==> flow/design.v <==
module tagfifo(
   clock,
   reset,
   RB_Tag,
   RB_Tag_Valid,
   Rd_en,
   Tag_Out,
   tagFifo_full,
   tagFifo_empty,
   increment
);
parameter DSIZE = 5;
parameter ASIZE = 6;  
output 	[DSIZE-1:0] 	Tag_Out;
output 			tagFifo_full;
output 			tagFifo_empty;
input 	[DSIZE-1:0] 	RB_Tag;
input 			RB_Tag_Valid;
input			clock;
input			reset;
input 			Rd_en;
input 			increment;
reg [ASIZE:0] wptr;
reg [ASIZE:0] rptr;
parameter MEMDEPTH = 1<<ASIZE;
parameter MEMSIZE = 1<<ASIZE-1;
reg [DSIZE-1:0] ex_mem [0:MEMDEPTH-1];
integer i;
always @(posedge clock or posedge reset) begin
        if (reset) begin
		       wptr <= 6'b10_0000;
		       for (i=0;i<MEMSIZE;i=i+1) begin
			        ex_mem[i]<=i;
		       end
	      end
        else if (RB_Tag_Valid && !tagFifo_full) begin
           ex_mem[wptr[ASIZE-1:0]] <= RB_Tag;
           wptr <= wptr+1;
        end
end
always @(posedge clock or posedge reset) begin
    if (reset) 
		   rptr <= 6'b00_0000;
    else if (Rd_en && !tagFifo_empty && increment) 
		   rptr <= rptr+1;
	  else 
		   rptr <= rptr;
end
assign Tag_Out = ex_mem[rptr[ASIZE-1:0]];
assign tagFifo_empty = (rptr == wptr);
assign tagFifo_full = ({~wptr[ASIZE-1], wptr[ASIZE-2:0]} == rptr);
endmodule
==> From RTL to reports: tagfifo <==
The steps from the RTL of tagfifo to its reports follow in flow order.
Lines are those of the file above, counted from 1.
Operators: Yosys type, input widths -> output width; for muxes data width and select width s.
{ "design": {"top_module": "tagfifo", "clock": "clock", "lib": "sky130hd", "pvt_corner": "tt_025C_1v80"} }

==> Word level <==
Counts by Yosys on the flattened word-level netlist (proc, flatten, opt, wreduce). Print and check cells are left out. Cells with the same type and inputs are merged into one.
{ "bits": {"register_bits": 334, "latch_bits": 0, "ram_bits": 0, "rom_bits": 0, "clocked_rd_ports_x_width": 0, "mem_count": 0, "elab_cells": 270} }
{ "classes": {"addsub": 2, "multipliers": 0, "n_div": 0, "cmp": 0, "eq_ne": 128, "shift": 0, "muxes": 1, "logic": 2, "reduce_and_logical": 71} }
{ "ops": {"columns": ["op", "count"], "rows": [
  ["$eq 6x6->1 const B", 64],
  ["$pmux 5 s64", 1],
  ["$eq 6x5->1 const B", 32],
  ["$reduce_and 3->1", 32],
  ["$eq 6x4->1 const B", 16],
  ["$reduce_and 2->1", 32],
  ["$eq 6x3->1 const B", 8],
  ["$eq 6x2->1 const B", 4],
  ["$add 7x1->7 const B", 2],
  ["$eq 6x1->1 const B", 2],
  ["$logic_not 6->1", 2],
  ["$eq 6x7->1", 1],
  ["$eq 7x7->1", 1],
  ["$logic_and 1x1->1", 3],
  ["$not 1->1", 2],
  ["$logic_not 1->1", 2]
]} }

==> Longest topological paths <==
Depth = most cells in a row (Yosys ltp): at word level without a register or memory, in the mapped netlist without a sequential cell, where the memories' decode and read muxes count.
{ "depth": {"word_depth": 5, "abc_area": 0, "depth_mapped": 11} }

==> After synthesis <==
Source: synth_stat.txt of the flow (Yosys; design flattened, memories mapped). It holds for the ABC_AREA given above (unset counts as 0); a run with the other value may have another netlist.
{ "synth_totals": {"mapped_cells": 1183, "mapped_area_um2": 15193.3, "seqArea_um2": 9260.1, "flip_flops": 334, "buf_cells": 88} }
{ "by_type": {"columns": ["cell", "count", "type_area_um2"], "rows": [
  ["sky130_fd_sc_hd__edfxtp_1", 160, 4.8E+03],
  ["sky130_fd_sc_hd__dfrtp_1", 93, 2.33E+03],
  ["sky130_fd_sc_hd__dfstp_2", 81, 2.13E+03],
  ["sky130_fd_sc_hd__mux2_2", 162, 1824.25],
  ["sky130_fd_sc_hd__a32oi_1", 37, 324.061],
  ["sky130_fd_sc_hd__nand3_1", 63, 315.302],
  ["sky130_fd_sc_hd__a22oi_1", 38, 285.274],
  ["sky130_fd_sc_hd__nor2_1", 73, 274.013],
  ["sky130_fd_sc_hd__nand4_1", 41, 256.496],
  ["sky130_fd_sc_hd__nand2_1", 68, 255.245],
  ["sky130_fd_sc_hd__and3_1", 29, 181.424],
  ["sky130_fd_sc_hd__buf_2", 30, 150.144],
  ["sky130_fd_sc_hd__clkbuf_1", 38, 142.637],
  ["sky130_fd_sc_hd__mux2i_1", 14, 140.134],
  ["sky130_fd_sc_hd__nor3_1", 25, 125.12],
  ["sky130_fd_sc_hd__xnor2_1", 12, 105.101],
  ["sky130_fd_sc_hd__a31oi_1", 16, 100.096],
  ["sky130_fd_sc_hd__ha_1", 8, 100.096]
]} }
Other cell types: 42; their cells: 195.

==> Worst setup path after synthesis <==
Path of least setup slack by OpenSTA after synthesis, without wires, with an ideal clock, recovery checks aside; 20% of the period is set as input and as output delay. Where synthesis merged equal registers, the netlist keeps one of their names.
{ "synth_timing": {"path_type": "reg-to-output", "from": "register rptr[0]", "to": "output port Tag_Out[0]", "clock_period_ns": 6.55, "out_delay_ns": 1.310, "launch_ns": 0.000, "arrival_ns": 2.233, "required_time_ns": 5.240, "path_slack_ns": 3.007, "delay_ns": 2.233, "driving_pins": 11, "n_path_buf": 2, "synth_period_reached_ns": 3.543} }
"delay_ns" is the arrival time less input delay plus setup time.
At an output port there is no setup time.
"driving_pins" counts driving pins, that of a launching flip-flop among them; a cell with two outputs on the path counts twice.
"synth_period_reached_ns" is the clock period less the worst setup slack; recovery checks do not enter. This is arithmetic on one report: input and output delays are still those of the set period (20% each).
Between the ends stands the longest chain of elaborated cells between them, by number of cells; it is not shown to be the way that was timed. Of several equally long chains one is given.
A line is the first line of the expression or statement that the cell stems from. Yosys adds cells for indexed reads and writes and turns some case tables into memories.
A register here has more assigning lines than the two given.
{ "synth_via": {"path_cell_list": "sky130_fd_sc_hd__dfrtp_1 sky130_fd_sc_hd__inv_1 sky130_fd_sc_hd__ha_1 sky130_fd_sc_hd__clkbuf_1 sky130_fd_sc_hd__buf_2 sky130_fd_sc_hd__mux2i_1 sky130_fd_sc_hd__o22ai_1 sky130_fd_sc_hd__a221oi_1 sky130_fd_sc_hd__o211ai_1 sky130_fd_sc_hd__or2_1 sky130_fd_sc_hd__mux2_2", "elab_chain_len": 2, "cells_between": 65, "cone_lines": 1, "cone_classes": "63 x eq/ne; 1 x mux; 1 x reduce/logical"} }
{ "synth_rtl": {"columns": ["element", "line", "source"], "rows": [
  ["from (decl)", 24, "reg [ASIZE:0] rptr;"],
  ["from (assign)", 45, "rptr <= rptr+1;"],
  ["from (assign)", 47, "rptr <= rptr;"],
  ["$eq 6x6->1", 49, "assign Tag_Out = ex_mem[rptr[ASIZE-1:0]];"],
  ["$pmux 5 s64", 49, null],
  ["to (decl)", 14, "output [DSIZE-1:0] Tag_Out;"]
]} }

==> Timing after layout <==
Path of least setup slack in the final report of entry B (OpenROAD, finished layout, wires in). Where an end is a register, its clock arrival counts in the times.
{ "layout_timing": {"path_type": "reg-to-output", "from": "register rptr[1]", "to": "output port Tag_Out[0]", "clock_period_ns": 3.07, "out_delay_ns": 0.61, "launch_ns": 0.57, "arrival_ns": 3.51, "required_time_ns": 2.46, "path_slack_ns": -1.05, "driving_pins": 14, "n_path_buf": 5} }
Between the ends stands the longest chain of elaborated cells between them, by number of cells; it is not shown to be the way that was timed. Of several equally long chains one is given.
A register here has more assigning lines than the two given.
{ "layout_via": {"path_cell_list": "sky130_fd_sc_hd__dfrtp_2 sky130_fd_sc_hd__inv_4 sky130_fd_sc_hd__ha_4 sky130_fd_sc_hd__buf_12 sky130_fd_sc_hd__buf_6 sky130_fd_sc_hd__mux2i_1 sky130_fd_sc_hd__o22ai_1 sky130_fd_sc_hd__a221oi_2 sky130_fd_sc_hd__o211ai_1 sky130_fd_sc_hd__buf_4 sky130_fd_sc_hd__or2_4 sky130_fd_sc_hd__buf_6 sky130_fd_sc_hd__mux2_4 sky130_fd_sc_hd__buf_6", "elab_chain_len": 2, "cells_between": 65, "cone_lines": 1, "cone_classes": "63 x eq/ne; 1 x mux; 1 x reduce/logical"} }
{ "layout_rtl": {"columns": ["element", "line", "source"], "rows": [
  ["from (decl)", 24, "reg [ASIZE:0] rptr;"],
  ["from (assign)", 45, "rptr <= rptr+1;"],
  ["from (assign)", 47, "rptr <= rptr;"],
  ["$eq 6x6->1", 49, "assign Tag_Out = ex_mem[rptr[ASIZE-1:0]];"],
  ["$pmux 5 s64", 49, null],
  ["to (decl)", 14, "output [DSIZE-1:0] Tag_Out;"]
]} }

Add stored flow runs of tagfifo

Below are 2 stored runs of the flow (Yosys, OpenROAD; platform sky130hd) on tagfifo, each with its settings and what was measured, unordered. Constraints: input delay and output delay 20% of the set period each, output load 0.01 pF.
"achievedPeriod_ns" is the run's clock period less its worst setup slack. It is reckoned from that one timing run; input and output delays stay at 20% of the period that was set.
"worst_path_time_ns" is the time allowed to the run's worst setup path (the clock period less input and output delay, where it has them) less its slack. Clock arrival times count: a late capture clock shortens it, a late launch clock lengthens it.
"totalPower_w" is the tool's figure for a default switching activity; nothing was simulated.
[
  {
    "run": "entry A",
    "settings": { "period_ns": 1.78, "CORE_UTILIZATION": 70, "SETUP_SLACK_MARGIN": 0.15, "PLACE_DENSITY_LB_ADDON": 0.18, "HOLD_SLACK_MARGIN": 0.0, "CORE_MARGIN": 5, "CELL_PAD_IN_SITES_GLOBAL_PLACEMENT": 0, "GPL_TIMING_DRIVEN": 0, "MIN_ROUTING_LAYER": "met2", "MAX_ROUTING_LAYER": "met4", "CAP_MARGIN": 20, "SLEW_MARGIN": 20 },
    "outcome": "no results, routing failed with GRT-0116"
  },
  {
    "run": "entry B",
    "settings": { "period_ns": 3.07, "CORE_UTILIZATION": 15, "CORE_ASPECT_RATIO": 1.35, "CELL_PAD_IN_SITES_DETAIL_PLACEMENT": 2, "GPL_TIMING_DRIVEN": 1, "CTS_CLUSTER_SIZE": 53, "CTS_CLUSTER_DIAMETER": 122, "SLEW_MARGIN": 25, "MAX_ROUTING_LAYER": "met4", "CAP_MARGIN": 20, "CORE_MARGIN": 2 },
    "results": { "synth_area_um2": 15193.3, "final_die_area_um2": 103880.0, "finish.stdcell_area_um2": 20139.3, "fin_util_pct": 20.1, "setup_ws_ns": -1.052, "tns_setup_ns": -4.784, "totalPower_w": 0.01784, "achievedPeriod_ns": 4.122, "worst_path_time_ns": 3.51, "critical_path_kind": "reg-to-output" }
  }
]
