==> flow/design.v <==
module mem (
	input 		clk,
	input 		reset,
	input  [127:0] 	dataIn,
	output [127:0] 	dataOut,
	input  [1:0] 	Wrp,
	input 		Wr_en,
	input  [1:0]	Rdp
);
reg [127:0] ram [3:0]; 
assign dataOut = ram [Rdp]; 
always @(posedge clk or posedge reset) begin
	if(reset) begin
	end else begin
		if (Wr_en) begin
			ram [Wrp] <= dataIn [ 31: 0];
			ram [Wrp] <= dataIn [ 63:32];
			ram [Wrp] <= dataIn [ 95:64];
			ram [Wrp] <= dataIn [127:96];
		end	
	end
end
endmodule 
# Step by step through the tools: mem

The steps from the RTL of mem to its reports follow in flow order.
Line numbers count from 1 in the design file above.
Operators: Yosys type, input widths -> output width; for muxes data width and select width s.
Cell names lack the library's common part.
A cell with - has no value.

Top: mem
Clock input: clk
Library: sky130hd
Library corner: tt_025C_1v80

# After elaboration

Counts by Yosys on the flattened word-level netlist (proc, flatten, opt, wreduce). Print and check cells are left out. Cells with the same type and inputs are merged into one.

Memories: 0
Bits in read-only memories: 0
Clocked read ports x word width: 0
Bits of input ports: 135
Bits in writable memories: 0
Latch bits: 0
Register bits after elaboration: 128
Word-level cells: 22
Output and inout bits: 128

Reductions and logical operators: 6
Shifts and indexed selects: 0
Order comparisons: 0
Bitwise gates (word level): 1
Divide/modulo/power cells: 0
Multipliers: 0
Equal/unequal tests: 6
Multiplexer cells: 5
$add $sub $neg: 0

Operators with widths:

| kind               | number |
| $pmux 128 s4       | 1 |
| $mux 32            | 4 |
| $reduce_and 3->1   | 4 |
| $eq 2x2->1 const B | 4 |
| $eq 2x1->1 const B | 2 |
| $logic_not 2->1    | 2 |
| $not 1->1          | 1 |

# Logic depth

Yosys ltp: most cells in a row. Word level: on the elaborated netlist, between registers, memories and ports. Mapped: between sequential cells and ports; inverters and the memories' decode and read muxes count.

Depth in word-level cells: 2
ABC_AREA: 0
Depth in mapped cells: 3
Depth with buffers taken out: 1

# After synthesis

Source: synth_stat.txt of the flow (Yosys; design flattened, memories mapped). It holds for the ABC_AREA given above (unset counts as 0); a run with the other value may have another netlist.
Totals and module areas in this step are rounded.

Cell types:

| cell type | number | total area (µm²) |
| edfxtp_1  | 128    | 3.84E+03 |
| buf_4     | 96     | 720.691 |
| mux4_2    | 30     | 675.648 |
| buf_12    | 3      | 60.058 |
| mux4_1    | 2      | 52.55 |
| nor4bb_1  | 2      | 20.019 |
| buf_2     | 3      | 15.014 |
| buf_6     | 1      | 11.261 |
| and4b_1   | 1      | 10.01 |
| nor4b_1   | 1      | 8.758 |
| conb_1    | 1      | 3.754 |

Sequential part of the area: 3844 µm²
Synthesis area: 5421 µm²
Cell count: 268
Flip-flops: 128
Buffer cells: 103

# Path before layout

OpenSTA on the mapped netlist: ideal clock, no wires. The path of least setup slack (recovery checks aside). Input and output delay are each 20% of the period. Register names are those of the netlist, which keeps one name where synthesis merged equal registers.

Path kind: input to register
Start: in Wrp[0]
End: reg ram[0][0]
Path buffers: 0
Slack: 278 ps
Data arrival time: 4478 ps
Stages on the path: 1
Path delay: 3938 ps
External input delay: 1054 ps
Period: 5270 ps
Launch time at the first pin: 1054 ps
Setup time: 514 ps
Data required time: 4756 ps
Synthesis period reached: 4992 ps

"path delay" = arrival - input delay + setup time.
"stages on the path" counts driving pins, that of a launching flip-flop among them; a cell with two outputs on the path counts twice.
"synthesis period reached" = period - worst setup slack (recovery checks aside). The figure is calculated, with input and output delays left at 20% of the set period.
The rows between start and end are the longest chain of elaborated cells between them; the timing report does not say that the signal goes this way. Where chains are equally long, one stands for them.
Each line given opens the expression or statement behind the cell; cells for indexed reads and writes are added by Yosys, which also makes memories of some case tables.
At most two assigning lines are given for a register; there are more.
The path ends at the enable pin of a flip-flop; only ways to that pin are counted.

Cell sequence: nor4b_1
Length of the longest elaborated chain: 2
Elaborated cells on any way between the ends: 2
Classes of those cells: reduce/logical (2)

RTL lines, path post-synthesis:

| what             | line | source |
| start, declared  | 6    | `input [1:0] Wrp,` |
| $logic_not 2->1  | 19   | `ram [Wrp] <= dataIn [127:96];` |
| $reduce_and 3->1 | -    |  |
| end, assigned    | 18   | `ram [Wrp] <= dataIn [ 95:64];` |
| end, assigned    | 19   |  |

# Timing after layout

From the final timing report of run 1: the path of least setup slack in the routed layout; clock arrival at registers is part of the times.
The report prints the path's times to 10 ps; the period is as set.

Path kind: input to output
Start: in Rdp[0]
End: out dataOut[29]
Stages on the path: 4
Slack: 1330 ps
External input delay: 1050 ps
Period: 5240 ps
Data arrival time: 2870 ps
Path buffers: 3
Launch time at the first pin: 1050 ps
Data required time: 4190 ps
Output delay: 1050 ps

The rows between start and end are the longest chain of elaborated cells between them; the timing report does not say that the signal goes this way. Where chains are equally long, one stands for them.

Cell sequence: buf_2 buf_12 mux4_2 clkdlybuf4s50_1
Length of the longest elaborated chain: 2
Elaborated cells on any way between the ends: 5
RTL lines with such cells: 1
Classes of those cells: eq/ne (3); mux (1); reduce/logical (1)

RTL lines, path after layout:

| what            | line | source |
| start, declared | 8    | `input [1:0] Rdp` |
| $eq 2x2->1      | 11   | `assign dataOut = ram [Rdp];` |
| $pmux 128 s4    | 11   |  |
| end, declared   | 5    | `output [127:0] dataOut,` |

Hand-over note for mem

Module mem, platform sky130hd: 2 stored runs of the flow (Yosys, OpenROAD) with differing settings, in no particular order. Input and output delays are each 20% of the period that was set; the output load is 0.01 pF.
"reached clock period" means the clock period less the worst setup slack. The figure is calculated, with input and output delays left at 20% of the set period.
"time of the worst setup path" = time allowed to the worst setup path (clock period - input delay - output delay, where it has them) - its slack; a late launch clock adds to it, a late capture clock takes from it.
"total design power" rests on the timing tool's default activity at the inputs, not on a simulated workload.
"time of the worst setup path" is given in steps of 10 ps.
The measured numbers are rounded.
A setting shown as -- is not set for that run.

| name                                      | run 1           | run 2           |
| period_ns                                 | 5.24            | 5.1             |
| CORE_UTILIZATION                          | 54              | 40              |
| SETUP_SLACK_MARGIN                        | -0.39           | -0.2            |
| PLACE_DENSITY_LB_ADDON                    | 0.22            | --              |
| CORE_MARGIN                               | 2               | 2               |
| CELL_PAD_IN_SITES_GLOBAL_PLACEMENT        | 0               | --              |
| CELL_PAD_IN_SITES_DETAIL_PLACEMENT        | 0               | --              |
| ABC_AREA                                  | 0               | --              |
| CTS_CLUSTER_DIAMETER                      | 131             | --              |
| SLEW_MARGIN                               | 25              | 20              |
| MIN_ROUTING_LAYER                         | met2            | --              |
| CAP_MARGIN                                | 20              | 20              |
| area inside the die boundary (µm²)        | 10860           | 14500           |
| reached clock period (ps)                 | 3915            | 3856            |
| Yosys chip area after synthesis (µm²)     | 5421            | 5421            |
| worst slack on setup checks (ps)          | 1325            | 1244            |
| final utilization                         | 0.666           | 0.503           |
| total design power (uW)                   | 2475            | 2791            |
| worst hold slack in the final report (ps) | 1166            | 1248            |
| time of the worst setup path (ps)         | 1820            | 1820            |
| worst setup path type                     | input to output | input to output |

End of note.
